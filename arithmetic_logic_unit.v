==> flow/design.v <==
module ArithmeticLogicUnit(
    input wire [31:0] A, B,
    input wire [4:0] FunSel,
    input wire WF,
    output wire [31:0] ALUOut,
    output reg [3:0] FlagsOut,
    input wire Clock
    );
    wire [16:0] sum16 = {1'b0, A[15:0]} + {1'b0, B[15:0]};
    wire [16:0] sum16carry = {1'b0, A[15:0]} + {1'b0, B[15:0]} + FlagsOut[2];
    wire [16:0] subs16 = {1'b0, A[15:0]} - {1'b0, B[15:0]};
    wire [32:0] sum32 = {1'b0, A} + {1'b0, B};
    wire [32:0] sum32carry = {1'b0, A} + {1'b0, B} + FlagsOut[2];
    wire [32:0] subs32 = {1'b0, A} - {1'b0, B};
    wire [15:0] and16 = A[15:0] & B[15:0];
    wire [15:0] or16 = A[15:0] | B[15:0];
    wire [15:0] xor16 = A[15:0] ^ B[15:0];
    wire [15:0] nand16 = ~(A[15:0] & B[15:0]);
    wire [31:0] and32 = A & B;
    wire [31:0] or32 = A | B;
    wire [31:0] xor32 = A ^ B;
    wire [31:0] nand32 = ~(A & B);
    wire [31:0] lsl16 = {16'b0, A[15:0] << 1};
    wire [31:0] lsr16 = {16'b0, A[15:0] >> 1};
    wire [31:0] asr16 = {16'b0, $signed(A[15:0]) >>> 1};
    wire [31:0] csl16 = {16'b0, A[14:0], FlagsOut[2]};
    wire [31:0] csr16 = {16'b0, FlagsOut[2], A[15:1]};
    wire [31:0] lsl32 = A << 1;
    wire [31:0] lsr32 = A >> 1;
    wire [31:0] asr32 = $signed(A) >>> 1;
    wire [31:0] csl32 = {A[30:0], FlagsOut[2]};
    wire [31:0] csr32 = {FlagsOut[2], A[31:1]};
    assign ALUOut = (FunSel == 5'b00000) ? {16'b0, A[15:0]} :
                (FunSel == 5'b00001) ? {16'b0, B[15:0]} :
                (FunSel == 5'b10000) ? A :
                (FunSel == 5'b10001) ? B :
                (FunSel == 5'b00010) ? {16'b0, ~A[15:0]} :
                (FunSel == 5'b00011) ? {16'b0, ~B[15:0]} :
                (FunSel == 5'b10010) ? ~A :
                (FunSel == 5'b10011) ? ~B :
                (FunSel == 5'b00100) ? {16'b0, sum16[15:0]} :
                (FunSel == 5'b00101) ? {16'b0, sum16carry[15:0]} :
                (FunSel == 5'b00110) ? {16'b0, subs16[15:0]} :
                (FunSel == 5'b10100) ? sum32 :
                (FunSel == 5'b10101) ? sum32carry :
                (FunSel == 5'b10110) ? subs32 :
                (FunSel == 5'b00111) ? {16'b0, and16} :
                (FunSel == 5'b01000) ? {16'b0, xor16} :
                (FunSel == 5'b01001) ? {16'b0, xor16} :
                (FunSel == 5'b01010) ? {16'b0, nand16} :
                (FunSel == 5'b10111) ? and32 :
                (FunSel == 5'b11000) ? or32 :
                (FunSel == 5'b11001) ? xor32 :
                (FunSel == 5'b11010) ? nand32 :
                (FunSel == 5'b01011) ? lsl16 :
                (FunSel == 5'b01100) ? lsl16 :
                (FunSel == 5'b01101) ? asr16 :
                (FunSel == 5'b01110) ? csl16 :
                (FunSel == 5'b01111) ? csr16 :
                (FunSel == 5'b11011) ? lsl32 :
                (FunSel == 5'b11100) ? lsr32 :
                (FunSel == 5'b11101) ? asr32 :
                (FunSel == 5'b11110) ? csl32 :
                (FunSel == 5'b11111) ? csr32 :
                32'b0;
    always @(posedge Clock) begin
        case(FunSel)
            5'b00000: begin
                if(WF) begin
                    FlagsOut[3] <= A[15:0]==16'b0;
                    FlagsOut[1] <= A[15];
                end
            end
            5'b00001: begin
                if(WF) begin
                    FlagsOut[3] <= B[15:0]==16'b0;
                    FlagsOut[1] <= B[15];
                end
            end
            5'b10000: begin
                if(WF) begin
                    FlagsOut[3] <= A == 32'b0;
                    FlagsOut[1] <= A[31];
                end
            end
            5'b10001: begin
                if(WF) begin
                    FlagsOut[3] <= B == 32'b0;
                    FlagsOut[1] <= B[31];
                end
            end
            5'b00010: begin
                if(WF) begin
                    FlagsOut[3] <= ~A[15:0]==16'b0;
                    FlagsOut[1] <= ~A[15];
                end
            end
            5'b00011: begin
                if(WF) begin
                    FlagsOut[3] <= ~B[15:0]==16'b0;
                    FlagsOut[1] <= ~B[15];
                end
            end
            5'b10010: begin
                if(WF) begin
                    FlagsOut[3] <= ~A == 32'b0;
                    FlagsOut[1] <= ~A[31];
                end
            end
            5'b10011: begin
                if(WF) begin
                    FlagsOut[3] <= ~B == 32'b0;
                    FlagsOut[1] <= ~B[31];
                end
            end
            5'b00100: begin
                if(WF) begin
                    FlagsOut[3] <= sum16[15:0] == 16'b0;
                    FlagsOut[2] <= sum16[16];
                    FlagsOut[1] <= sum16[15];
                    FlagsOut[0] <= (A[15] == B[15]) && (sum16[15] != A[15]);
                end
            end
            5'b00101: begin
                if(WF) begin
                    FlagsOut[3] <= sum16carry[15:0] == 16'b0;
                    FlagsOut[2] <= sum16carry[16];
                    FlagsOut[1] <= sum16carry[15];
                    FlagsOut[0] <= (A[15] == B[15]) && (sum16carry[15] != A[15]);
                end
            end
            5'b00110: begin
                if(WF) begin
                    FlagsOut[3] <= subs16[15:0] == 16'b0;
                    FlagsOut[2] <= subs16[16];
                    FlagsOut[1] <= subs16[15];
                    FlagsOut[0] <= (A[15] != B[15]) && (subs16[15] != A[15]);
                end
            end
            5'b10100: begin
                if(WF) begin
                    FlagsOut[3] <= sum32[31:0] == 32'b0;
                    FlagsOut[2] <= sum32[32];
                    FlagsOut[1] <= sum32[31];
                    FlagsOut[0] <= (A[31] == B[31]) && (sum32[31] != A[31]);
                end
            end
            5'b10101: begin
                if(WF) begin
                    FlagsOut[3] <= sum32carry[31:0] == 32'b0;
                    FlagsOut[2] <= sum32carry[32];
                    FlagsOut[1] <= sum32carry[31];
                    FlagsOut[0] <= (A[31] == B[31]) && (sum32carry[31] != A[31]);
                end
            end
            5'b10110: begin
                if(WF) begin
                    FlagsOut[3] <= subs32[31:0] == 32'b0;
                    FlagsOut[2] <= subs32[32];
                    FlagsOut[1] <= subs32[31];
                    FlagsOut[0] <= (A[31] != B[31]) && (subs32[31] != A[31]);
                end
            end
            5'b00111: begin
                if(WF) begin 
                    FlagsOut[3] <= and16 == 0;
                    FlagsOut[1] <= and16[15];
                end
            end
            5'b01000: begin
                if(WF) begin 
                    FlagsOut[3] <= or16 == 0;
                    FlagsOut[1] <= or16[15];
                end
            end
            5'b01001: begin
                if(WF) begin 
                    FlagsOut[3] <= xor16 == 0;
                    FlagsOut[1] <= xor16[15];
                end
            end
            5'b01010: begin
                if(WF) begin 
                    FlagsOut[3] <= nand16 == 0;
                    FlagsOut[1] <= nand16;
                end
            end
            5'b10111: begin
                if(WF) begin 
                    FlagsOut[3] <= and32 == 0;
                    FlagsOut[1] <= and32[31];
                end
            end
            5'b11000: begin
                if(WF) begin 
                    FlagsOut[3] <= or32 == 0;
                    FlagsOut[1] <= or32[31];
                end
            end
            5'b11001: begin
                if(WF) begin 
                    FlagsOut[3] <= xor32 == 0;
                    FlagsOut[1] <= xor32[31];
                end
            end
            5'b11010: begin
                if(WF) begin 
                    FlagsOut[3] <= nand32 == 0;
                    FlagsOut[1] <= nand32[31];
                end
            end
            5'b01011: begin
                if(WF) begin
                    FlagsOut[3] <= lsl16 == 32'b0;
                    FlagsOut[2] <= A[15];
                    FlagsOut[1] <= lsl16[15];
                end
            end
            5'b01100: begin
                if(WF) begin
                    FlagsOut[3] <= lsr16 == 32'b0;
                    FlagsOut[2] <= A[0];
                    FlagsOut[1] <= lsr16[15];
                end
            end
            5'b01101: begin
                if(WF) begin
                    FlagsOut[3] <= asr16 == 32'b0;
                end
            end
            5'b01110: begin
                if(WF) begin
                    FlagsOut[3] <= csl16 == 32'b0;
                    FlagsOut[2] <= A[15];
                    FlagsOut[1] <= csl16[15];
                end
            end
            5'b01111: begin
                if(WF) begin
                    FlagsOut[3] <= csr16 == 32'b0;
                    FlagsOut[2] <= A[0];
                    FlagsOut[1] <= csr16[15];
                end
            end
            5'b11011: begin
                if(WF) begin
                    FlagsOut[3] <= lsl32 == 32'b0;
                    FlagsOut[2] <= A[31];
                    FlagsOut[1] <= lsl32[31];
                end
            end
            5'b11100: begin
                if(WF) begin
                    FlagsOut[3] <= lsr32 == 32'b0;
                    FlagsOut[2] <= A[0];
                    FlagsOut[1] <= lsr32[31];
                end
            end
            5'b11101: begin
                if(WF) begin
                    FlagsOut[3] <= asr32 == 32'b0;
                end
            end
            5'b11110: begin
                if(WF) begin
                    FlagsOut[3] <= csl32 == 32'b0;
                    FlagsOut[2] <= A[31];
                    FlagsOut[1] <= csl32[31];
                end
            end
            5'b11111: begin
                if(WF) begin
                    FlagsOut[3] <= csr32 == 32'b0;
                    FlagsOut[2] <= A[0];
                    FlagsOut[1] <= csr32[31];
                end
            end
        endcase
    end
endmodule
=== From RTL to reports: ArithmeticLogicUnit ===
What the tools print for ArithmeticLogicUnit, step after step.
Lines are those of the file above, counted from 1.
Operators carry their Yosys type and port widths (W data, S select, Z words).
Cell names lack the library's common part.
Not given: --

* Design top: ArithmeticLogicUnit
* Clock: Clock
* Standard-cell library: sky130hd
* Timing corner: tt_025C_1v80

=== Word-level counts ===
Source: Yosys, flattened and elaborated, memories not mapped. Widths are those after wreduce. Registers that Yosys merges into a memory's read port (data or address) are not register bits. Print and check cells do not count.

* Register bits after elaboration: 4
* Input bits: 71
* Word-level cells: 265

* Reduce/logical cells: 52
* Add/sub/neg operators: 6
* Eq/ne operators: 78
* Bitwise gates (word level): 18
* Mux-type cells: 107

{| class="wikitable"
|+ Operators with widths
! operator !! number
|-
| $mux W32 || 32
|-
| $logic_not A32 Y1 || 21
|-
| $logic_not A16 Y1 || 11
|-
| $not A32 Y32 || 5
|-
| $eq A5 B5 Y1 const B || 16
|-
| $mux W1 || 71
|-
| $ne A2 B2 Y1 const B || 32
|-
| $not A16 Y16 || 3
|-
| $eq A5 B4 Y1 const B || 8
|-
| $add A32 B32 Y33 || 1
|-
| $sub A32 B32 Y33 || 1
|-
| $add A33 B1 Y33 || 1
|-
| $reduce_and A33 Y1 || 1
|-
| $and A32 B32 Y32 || 1
|-
| $or A32 B32 Y32 || 1
|-
| $xor A32 B32 Y32 || 1
|-
| $reduce_bool A32 Y1 || 1
|-
| $pmux W1 S32 || 1
|-
| $reduce_bool A30 Y1 || 1
|-
| $reduce_and A27 Y1 || 1
|-
| $pmux W1 S26 || 1
|-
| $eq A5 B3 Y1 const B || 4
|-
| $add A16 B16 Y17 || 1
|-
| $sub A16 B16 Y17 || 1
|-
| $add A17 B1 Y17 || 1
|-
| $and A16 B16 Y16 || 1
|-
| $or A16 B16 Y16 || 1
|-
| $xor A16 B16 Y16 || 1
|}

Not listed: further kinds 16, cells in them 40.

=== Depth ===
Yosys ltp: most cells in a row. Word level: on the elaborated netlist, between registers, memories and ports. Mapped: between sequential cells and ports; inverters and the memories' decode and read muxes count.

* Depth in word-level cells: 33
* ABC_AREA: 0
* Mapped depth: 17
* Mapped depth without buffers: 15

=== Mapped cells and area ===
The flow's flattened synthesis, as Yosys stat reports it; memories are mapped. The netlist is that of the ABC_AREA named above (0 if unset); the other value can give another one.
Totals and module areas in this step are rounded.

* Flip-flop cells: 4
* Cell area after synthesis: 11,000 um^2
* Buffers: 133
* Standard cells after synthesis: 1,761
* Sequential area: 120 um^2

{| class="wikitable"
|+ Cells by type
! cell type !! number !! area in all (um^2)
|-
| ha_1 || 98 || 1.23E+03
|-
| a21oi_1 || 165 || 825.792
|-
| o21ai_0 || 148 || 740.71
|-
| xnor2_1 || 77 || 674.397
|-
| nor2_1 || 162 || 608.083
|-
| nand2_1 || 143 || 536.765
|-
| a221oi_1 || 49 || 429.162
|-
| inv_1 || 109 || 409.142
|-
| clkbuf_1 || 106 || 397.882
|-
| nand4_1 || 61 || 381.616
|-
| nor4_1 || 49 || 306.544
|-
| nor3_1 || 50 || 250.24
|-
| a211oi_1 || 33 || 247.738
|-
| o22ai_1 || 35 || 218.96
|-
| nand3_1 || 41 || 205.197
|-
| mux2i_1 || 19 || 190.182
|-
| a22oi_1 || 24 || 180.173
|-
| xor2_1 || 18 || 157.651
|}

Not listed: further types 67, cells in them 374.

=== Worst setup path after synthesis ===
OpenSTA on the mapped netlist: ideal clock, no wires. The path of least setup slack (recovery checks aside). Input and output delay are each 20% of the period. Register names are those of the netlist, which keeps one name where synthesis merged equal registers.

* Path type: input -> output
* From: input A[10]
* To: output ALUOut[30]
* Arrival time: 5.675 ns
* Data required time: 7.064 ns
* Period: 8.83 ns
* Driving pins on the path: 16
* Launch time at the first pin: 1.766 ns
* Delay of the path: 3.909 ns
* External output delay: 1.766 ns
* Slack: 1.389 ns
* Synthesis period reached: 7.441 ns

"delay of the path" = arrival - input delay + setup time.
A path that ends at an output port has no setup time.
"driving pins on the path" counts driving pins, that of a launching flip-flop among them; a cell with two outputs on the path counts twice.
"synthesis period reached" = period - worst setup slack (recovery checks aside). The figure is calculated, with input and output delays left at 20% of the set period.
The rows between start and end are the longest chain of elaborated cells between them; the timing report does not say that the signal goes this way. Where chains are equally long, one stands for them.
A line is the first line of the expression or statement that the cell stems from. Yosys adds cells for indexed reads and writes and turns some case tables into memories.

* Path through: clkbuf_1 -> inv_1 -> ha_1 -> clkbuf_1 -> nand4_1 -> a2111oi_0 -> a22oi_1 -> nor4b_1 -> a311oi_1 -> o2111ai_1 -> nor3_1 -> and4_1 -> nand3_1 -> xnor2_1 -> a31oi_1 -> o311a_1
* Cells in the longest elaborated chain: 15

{| class="wikitable"
|+ Ends and longest elaborated chain, post-synthesis
! element !! line !! text
|-
| from (decl) || 2 || <nowiki>input wire [31:0] A, B,</nowiki>
|-
| $add A32 B32 Y33 || 13 || <nowiki>wire [32:0] sum32carry = {1'b0, A} + {1'b0, B} + FlagsOut[2];</nowiki>
|-
| $add A33 B1 Y33 || 13 ||
|-
| $mux W32 || 45 || <nowiki>(FunSel == 5'b10101) ? sum32carry :</nowiki>
|-
| $mux W32 || 44 || <nowiki>(FunSel == 5'b10100) ? sum32 :</nowiki>
|-
| $mux W32 || 43 || <nowiki>(FunSel == 5'b00110) ? {16'b0, subs16[15:0]} :</nowiki>
|-
| $mux W32 || 42 || <nowiki>(FunSel == 5'b00101) ? {16'b0, sum16carry[15:0]} :</nowiki>
|-
| $mux W32 || 41 || <nowiki>(FunSel == 5'b00100) ? {16'b0, sum16[15:0]} :</nowiki>
|-
| $mux W32 || 40 || <nowiki>(FunSel == 5'b10011) ? ~B :</nowiki>
|-
| $mux W32 || 39 || <nowiki>(FunSel == 5'b10010) ? ~A :</nowiki>
|-
| $mux W32 || 38 || <nowiki>(FunSel == 5'b00011) ? {16'b0, ~B[15:0]} :</nowiki>
|-
| $mux W32 || 37 || <nowiki>(FunSel == 5'b00010) ? {16'b0, ~A[15:0]} :</nowiki>
|-
| $mux W32 || 36 || <nowiki>(FunSel == 5'b10001) ? B :</nowiki>
|-
| $mux W32 || 35 || <nowiki>(FunSel == 5'b10000) ? A :</nowiki>
|-
| $mux W32 || 34 || <nowiki>(FunSel == 5'b00001) ? {16'b0, B[15:0]} :</nowiki>
|-
| $mux W32 || 33 || <nowiki>assign ALUOut = (FunSel == 5'b00000) ? {16'b0, A[15:0]} :</nowiki>
|-
| to (decl) || 5 || <nowiki>output wire [31:0] ALUOut,</nowiki>
|}

=== Path in the finished layout ===
From the final timing report of job 2: the path of least setup slack in the routed layout; clock arrival at registers is part of the times.

* Path type: input -> output
* From: input A[0]
* To: output ALUOut[27]
* Slack: -0.63 ns
* Arrival time: 5.21 ns
* Period: 5.73 ns
* External output delay: 1.15 ns
* Launch time at the first pin: 1.15 ns
* Data required time: 4.58 ns
* Driving pins on the path: 18

The rows between start and end are the longest chain of elaborated cells between them; the timing report does not say that the signal goes this way. Where chains are equally long, one stands for them.

* Path through: buf_8 -> ha_4 -> buf_4 -> a211o_4 -> buf_6 -> a2111oi_4 -> buf_4 -> a211o_4 -> nand4_1 -> or4_4 -> or4_4 -> nor3_4 -> buf_6 -> nand4_1 -> xnor2_1 -> o22ai_2 -> a22oi_2 -> buf_2
* Cells in the longest elaborated chain: 15

{| class="wikitable"
|+ Ends and longest elaborated chain, post-layout
! element !! line !! text
|-
| from (decl) || 2 || <nowiki>input wire [31:0] A, B,</nowiki>
|-
| $add A32 B32 Y33 || 13 || <nowiki>wire [32:0] sum32carry = {1'b0, A} + {1'b0, B} + FlagsOut[2];</nowiki>
|-
| $add A33 B1 Y33 || 13 ||
|-
| $mux W32 || 45 || <nowiki>(FunSel == 5'b10101) ? sum32carry :</nowiki>
|-
| $mux W32 || 44 || <nowiki>(FunSel == 5'b10100) ? sum32 :</nowiki>
|-
| $mux W32 || 43 || <nowiki>(FunSel == 5'b00110) ? {16'b0, subs16[15:0]} :</nowiki>
|-
| $mux W32 || 42 || <nowiki>(FunSel == 5'b00101) ? {16'b0, sum16carry[15:0]} :</nowiki>
|-
| $mux W32 || 41 || <nowiki>(FunSel == 5'b00100) ? {16'b0, sum16[15:0]} :</nowiki>
|-
| $mux W32 || 40 || <nowiki>(FunSel == 5'b10011) ? ~B :</nowiki>
|-
| $mux W32 || 39 || <nowiki>(FunSel == 5'b10010) ? ~A :</nowiki>
|-
| $mux W32 || 38 || <nowiki>(FunSel == 5'b00011) ? {16'b0, ~B[15:0]} :</nowiki>
|-
| $mux W32 || 37 || <nowiki>(FunSel == 5'b00010) ? {16'b0, ~A[15:0]} :</nowiki>
|-
| $mux W32 || 36 || <nowiki>(FunSel == 5'b10001) ? B :</nowiki>
|-
| $mux W32 || 35 || <nowiki>(FunSel == 5'b10000) ? A :</nowiki>
|-
| $mux W32 || 34 || <nowiki>(FunSel == 5'b00001) ? {16'b0, B[15:0]} :</nowiki>
|-
| $mux W32 || 33 || <nowiki>assign ALUOut = (FunSel == 5'b00000) ? {16'b0, A[15:0]} :</nowiki>
|-
| to (decl) || 5 || <nowiki>output wire [31:0] ALUOut,</nowiki>
|}

Hand-over note for ArithmeticLogicUnit

Top module ArithmeticLogicUnit; platform sky130hd; tools Yosys and OpenROAD; 2 stored runs in no particular order. Input and output delays are each 20% of the period that was set; the output load is 0.01 pF.
"reached clock period" means the clock period less the worst setup slack. The figure is calculated, with input and output delays left at 20% of the set period.
"time of the worst setup path" means the part of the period allowed to the worst setup path (the constraints hold back 20% at inputs and 20% at outputs) less its slack; where the path has registers, the arrival times of their clocks count too.
"total power after layout": no workload was simulated; the value follows from the tool's default switching activity.
Results are given in rounded form.

=== Job 1 ===
{| class="wikitable"
! Setting !! Value
|-
| period_ns || 6.54
|-
| CORE_UTILIZATION || 70
|-
| SETUP_SLACK_MARGIN || 0.61
|-
| CELL_PAD_IN_SITES_DETAIL_PLACEMENT || 0
|-
| TNS_END_PERCENT || 45
|-
| CTS_CLUSTER_SIZE || 30
|-
| CAP_MARGIN || 20
|-
| MAX_ROUTING_LAYER || met5
|-
| CORE_MARGIN || 2
|-
| SLEW_MARGIN || 20
|}
No results, placement failed with DPL-0033.

=== Job 2 ===
{| class="wikitable"
! Setting !! Value
|-
| period_ns || 5.73
|-
| CORE_UTILIZATION || 27
|-
| PLACE_DENSITY || 0.72
|-
| HOLD_SLACK_MARGIN || 0.14
|-
| CORE_ASPECT_RATIO || 1.38
|-
| CELL_PAD_IN_SITES_GLOBAL_PLACEMENT || 3
|-
| GPL_ROUTABILITY_DRIVEN || 0
|-
| CTS_CLUSTER_DIAMETER || 51
|-
| CAP_MARGIN || 30
|-
| SLEW_MARGIN || 25
|-
| CORE_MARGIN || 2
|-
! Result !! Value
|-
| Reached clock period || 6.359 ns
|-
| Total power after layout || 2,520 µW
|-
| Post-route worst hold slack || 1.38 ns
|-
| Utilization after routing || 47.2%
|-
| Die footprint || 42,400 um^2
|-
| Standard-cell area after layout || 18,900 um^2
|-
| Worst setup slack after layout || -0.629 ns
|-
| Time of the worst setup path || 4.07 ns
|-
| Kind of the worst setup path || input -> output
|-
| Netlist area reported by Yosys || 11,000 um^2
|}

End of note.
